==> flow/design.v <==
module simple_dual_port_ram_single_clock
#(parameter DATA_WIDTH=8, parameter ADDR_WIDTH=6)
(
	input [(DATA_WIDTH-1):0] data,
	input [(ADDR_WIDTH-1):0] read_addr, write_addr,
	input we, clk,
	output [(DATA_WIDTH-1):0] q
);
	logic [DATA_WIDTH-1:0] ram[2**ADDR_WIDTH-1:0];
	always_ff @ (posedge clk)
	begin
		if (we)
			ram[write_addr] <= data;
	end
	assign q = ram[read_addr];
endmodule
# --- Tool chain data of simple_dual_port_ram_single_clock ---
# Tool output for the design above, in the order of the flow.
# Lines are those of the file above, counted from 1.
# Operators: Yosys type, input widths -> output width; for muxes data width and select width s.
# Library cell names are shortened.
setup:
  design: "simple_dual_port_ram_single_clock"
  clock_port: "clk"
  lib: "sky130hd"
  lib_corner: "tt_025C_1v80"

# --- Word-level counts ---
# Source: Yosys, flattened and elaborated, memories not mapped. Widths are those after wreduce; folded enables and synchronous resets count as part of the registers. Registers that Yosys merges into a memory's read port (data or address) are not register bits. Print and check cells do not count. Equal cells are merged and count once.
# Yosys's memory passes give these memory sizes; they may raise the number of words (mostly to a power of two), join words into wider ones and drop unused or constant bits.
classes:
  mux: 3
op_table:
  columns: ["operator", "n"]
  rows:
  - ["$mux 8", 1]
  - ["$mux 6", 1]
  - ["$mux 1", 1]
bits:
  reg_bits: 0
  ram_bits: 512
  n_memories: 1
  in_bits: 22
  output_inout_bits: 8
  word_cells: 4
memory_table:
  columns: ["name", "size", "width", "rd", "wr", "line_no", "text"]
  rows:
  - ["ram", 64, 8, 1, 1, 9, "logic [DATA_WIDTH-1:0] ram[2**ADDR_WIDTH-1:0];"]

# --- Logic depth ---
# Longest topological path by Yosys (ltp), each cell counted once; first at word level (registers and memories cut), then after technology mapping (sequential cells cut; the memories' decode and read muxes count).
depth:
  depth_word: 1
  ABC_AREA: 1
  mapped_depth: 12
  depth_no_buf: 9

# --- Netlist ---
# Source: synth_stat.txt of the flow (Yosys; design flattened, memories mapped). It holds for the ABC_AREA given above (unset counts as 0); a run with the other value may have another netlist.
# Totals and module areas in this step are rounded.
types:
  columns: ["cell_type", "n", "type_area_um2"]
  rows:
  - ["edfxtp_1", 512, 1.54E+04]
  - ["nand2_1", 648, 2.43E+03]
  - ["nand3_1", 439, 2.2E+03]
  - ["buf_6", 35, 394.128]
  - ["nor2_1", 56, 210.202]
  - ["buf_2", 37, 185.178]
  - ["buf_4", 14, 105.101]
  - ["clkbuf_1", 15, 56.304]
  - ["nand4_1", 9, 56.304]
  - ["nor4_1", 8, 50.048]
  - ["buf_1", 10, 37.536]
  - ["inv_1", 10, 37.536]
  - ["buf_8", 2, 30.029]
  - ["inv_6", 1, 8.758]
  - ["inv_2", 1, 3.754]
synth_totals:
  cell_count: 1797
  mapped_area_um2: 21180
  sequential_area_um2: 15370
  ff_cells: 512
  buf_cells: 113

# --- Timing after synthesis ---
# Source: OpenSTA report_checks on the synthesized netlist (no wires, ideal clock, input and output delay 20% of the period each), path of least setup slack; recovery checks are left aside. Register names are those of the netlist, which keeps one name where synthesis merged equal registers.
synth_path:
  kind: "input-to-reg"
  start: "input port we"
  end: "memory ram[48][0]"
  period_ns: 2.72
  setup_time_ns: 0.395
  launch_ns: 0.544
  arrival_ns: 1.915
  slack_ns: 0.410
  path_delay_ns: 1.766
  path_stages: 3
  period_less_setup_slack_ns: 2.31
# "path_delay_ns" is the arrival time less input delay plus setup time.
# "path_stages" counts driving pins, that of a launching flip-flop among them; a cell with two outputs on the path counts twice.
# "period_less_setup_slack_ns" = period - worst setup slack (recovery checks aside). The figure is calculated, with input and output delays left at 20% of the set period.
# Between the ends stands the longest chain of elaborated cells between them, by number of cells; it is not shown to be the way that was timed. Of several equally long chains one is given.
# A line is the first line of the expression or statement that the cell stems from. Yosys adds cells for indexed reads and writes and turns some case tables into memories.
# Only ways into the end's enable, where the timed path ends, are counted here.
synth_via:
  cell_sequence: "clkbuf_1 > nand4_1 > nor4_1"
  elab_chain_cells: 1
  cells_between: 2
  cone_lines: 1
  classes_between: "mux (2)"
synth_rtl:
  columns: ["element", "line_no", "text"]
  rows:
  - ["start: declaration", 6, "input we, clk,"]
  - ["$mux 6", 12, "if (we)"]
  - ["end: declaration", 9, "logic [DATA_WIDTH-1:0] ram[2**ADDR_WIDTH-1:0];"]

# --- Timing after layout ---
# From the final timing report of run A: the path of least setup slack in the routed layout; clock arrival at registers is part of the times.
layout_path:
  kind: "input-to-output"
  start: "input port read_addr[0]"
  end: "output port q[5]"
  period_ns: 5.06
  output_delay_ns: 1.01
  launch_ns: 1.01
  arrival_ns: 3.45
  slack_ns: 0.60
  path_stages: 12
# Between the ends stands the longest chain of elaborated cells between them, by number of cells; it is not shown to be the way that was timed. Of several equally long chains one is given.
# A memory read counts as a cell of the chain, while the word-level depth stops at memories.
layout_via:
  cell_sequence: "clkbuf_8 > inv_8 > buf_12 > nand2_1 > nand3_1 > nand3_1 > nand2_1 > nand2_1 > nand3_1 > nand3_1 > nand2_1 > clkdlybuf4s50_1"
  elab_chain_cells: 1
  cells_between: 1
  cone_lines: 1
  classes_between: "memory (1)"
layout_rtl:
  columns: ["element", "line_no", "text"]
  rows:
  - ["start: declaration", 5, "input [(ADDR_WIDTH-1):0] read_addr, write_addr,"]
  - ["$mem_v2 64x8", 9, "logic [DATA_WIDTH-1:0] ram[2**ADDR_WIDTH-1:0];"]
  - ["end: declaration", 7, "output [(DATA_WIDTH-1):0] q"]

Subject: flow runs of simple_dual_port_ram_single_clock

Hi,

Top module simple_dual_port_ram_single_clock; platform sky130hd; tools Yosys and OpenROAD; 2 stored runs in no particular order. Input and output delays are each 20% of the period that was set; the output load is 0.01 pF.
"critical_path_time_ns" = time allowed to the worst setup path (clock period - input delay - output delay, where it has them) - its slack; a late launch clock adds to it, a late capture clock takes from it.
"fin_power_mw" is the tool's figure for a default switching activity; nothing was simulated.
The measured numbers are rounded.

--- run A ---
==> flow/run.sh <==
#!/bin/bash
# the make line also repeats the synthesis and layout settings of config.mk as NAME=value (left out here)
make -C /OpenROAD-flow-scripts/flow DESIGN_CONFIG=/design/flow/config.mk WORK_HOME=/design/flow/orfs CLKGATE_MAP_FILE= finish
==> flow/config.mk <==
export PLATFORM = sky130hd
export DESIGN_NAME = simple_dual_port_ram_single_clock
export DESIGN_NICKNAME = simple_dual_port_ram_single_clock
export VERILOG_FILES = /design/flow/design.v
export SDC_FILE = /design/flow/constraint.sdc
export NUM_CORES = 4
export LEC_CHECK = 0
export ABC_AREA = 1
export CAP_MARGIN = 20
export CELL_PAD_IN_SITES_GLOBAL_PLACEMENT = 3
export CORE_MARGIN = 2
export CORE_UTILIZATION = 39
export CTS_CLUSTER_DIAMETER = 68
export CTS_CLUSTER_SIZE = 47
export PLACE_DENSITY_LB_ADDON = 0.08
export SLEW_MARGIN = 15
==> flow/constraint.sdc <==
create_clock -name core_clock -period 5.06 [get_ports {clk}]
set_input_delay 1.0120 -clock core_clock [delete_from_list [all_inputs] [get_ports {clk}]]
set_output_delay 1.0120 -clock core_clock [all_outputs]
set_load 0.01 [all_outputs]

==> results, as YAML <==
results:
  timing.setup.ws_ns: 0.600
  holdWs_ns: 0.975
  tns_ns: 0.000
  critical_path_time_ns: 2.44
  critical_path_type: "input-to-output"
  fin_power_mw: 8.363
  total_die_area_um2: 56190
  synthArea_um2: 21180
  final_util_pct: 43.9

--- run B ---
==> flow/run.sh <==
#!/bin/bash
# the make line also repeats the synthesis and layout settings of config.mk as NAME=value (left out here)
make -C /OpenROAD-flow-scripts/flow DESIGN_CONFIG=/design/flow/config.mk WORK_HOME=/design/flow/orfs CLKGATE_MAP_FILE= finish
==> flow/config.mk <==
export PLATFORM = sky130hd
export DESIGN_NAME = simple_dual_port_ram_single_clock
export DESIGN_NICKNAME = simple_dual_port_ram_single_clock
export VERILOG_FILES = /design/flow/design.v
export SDC_FILE = /design/flow/constraint.sdc
export NUM_CORES = 4
export LEC_CHECK = 0
export ABC_AREA = 0
export CAP_MARGIN = 20
export CELL_PAD_IN_SITES_DETAIL_PLACEMENT = 2
export CORE_MARGIN = 8
export CORE_UTILIZATION = 69
export MIN_ROUTING_LAYER = met1
export SLEW_MARGIN = 20
==> flow/constraint.sdc <==
create_clock -name core_clock -period 3.07 [get_ports {clk}]
set_input_delay 0.6140 -clock core_clock [delete_from_list [all_inputs] [get_ports {clk}]]
set_output_delay 0.6140 -clock core_clock [all_outputs]
set_load 0.01 [all_outputs]

==> results, as YAML <==
outcome: "stopped before the end: placement reported DPL-0033"

Regards
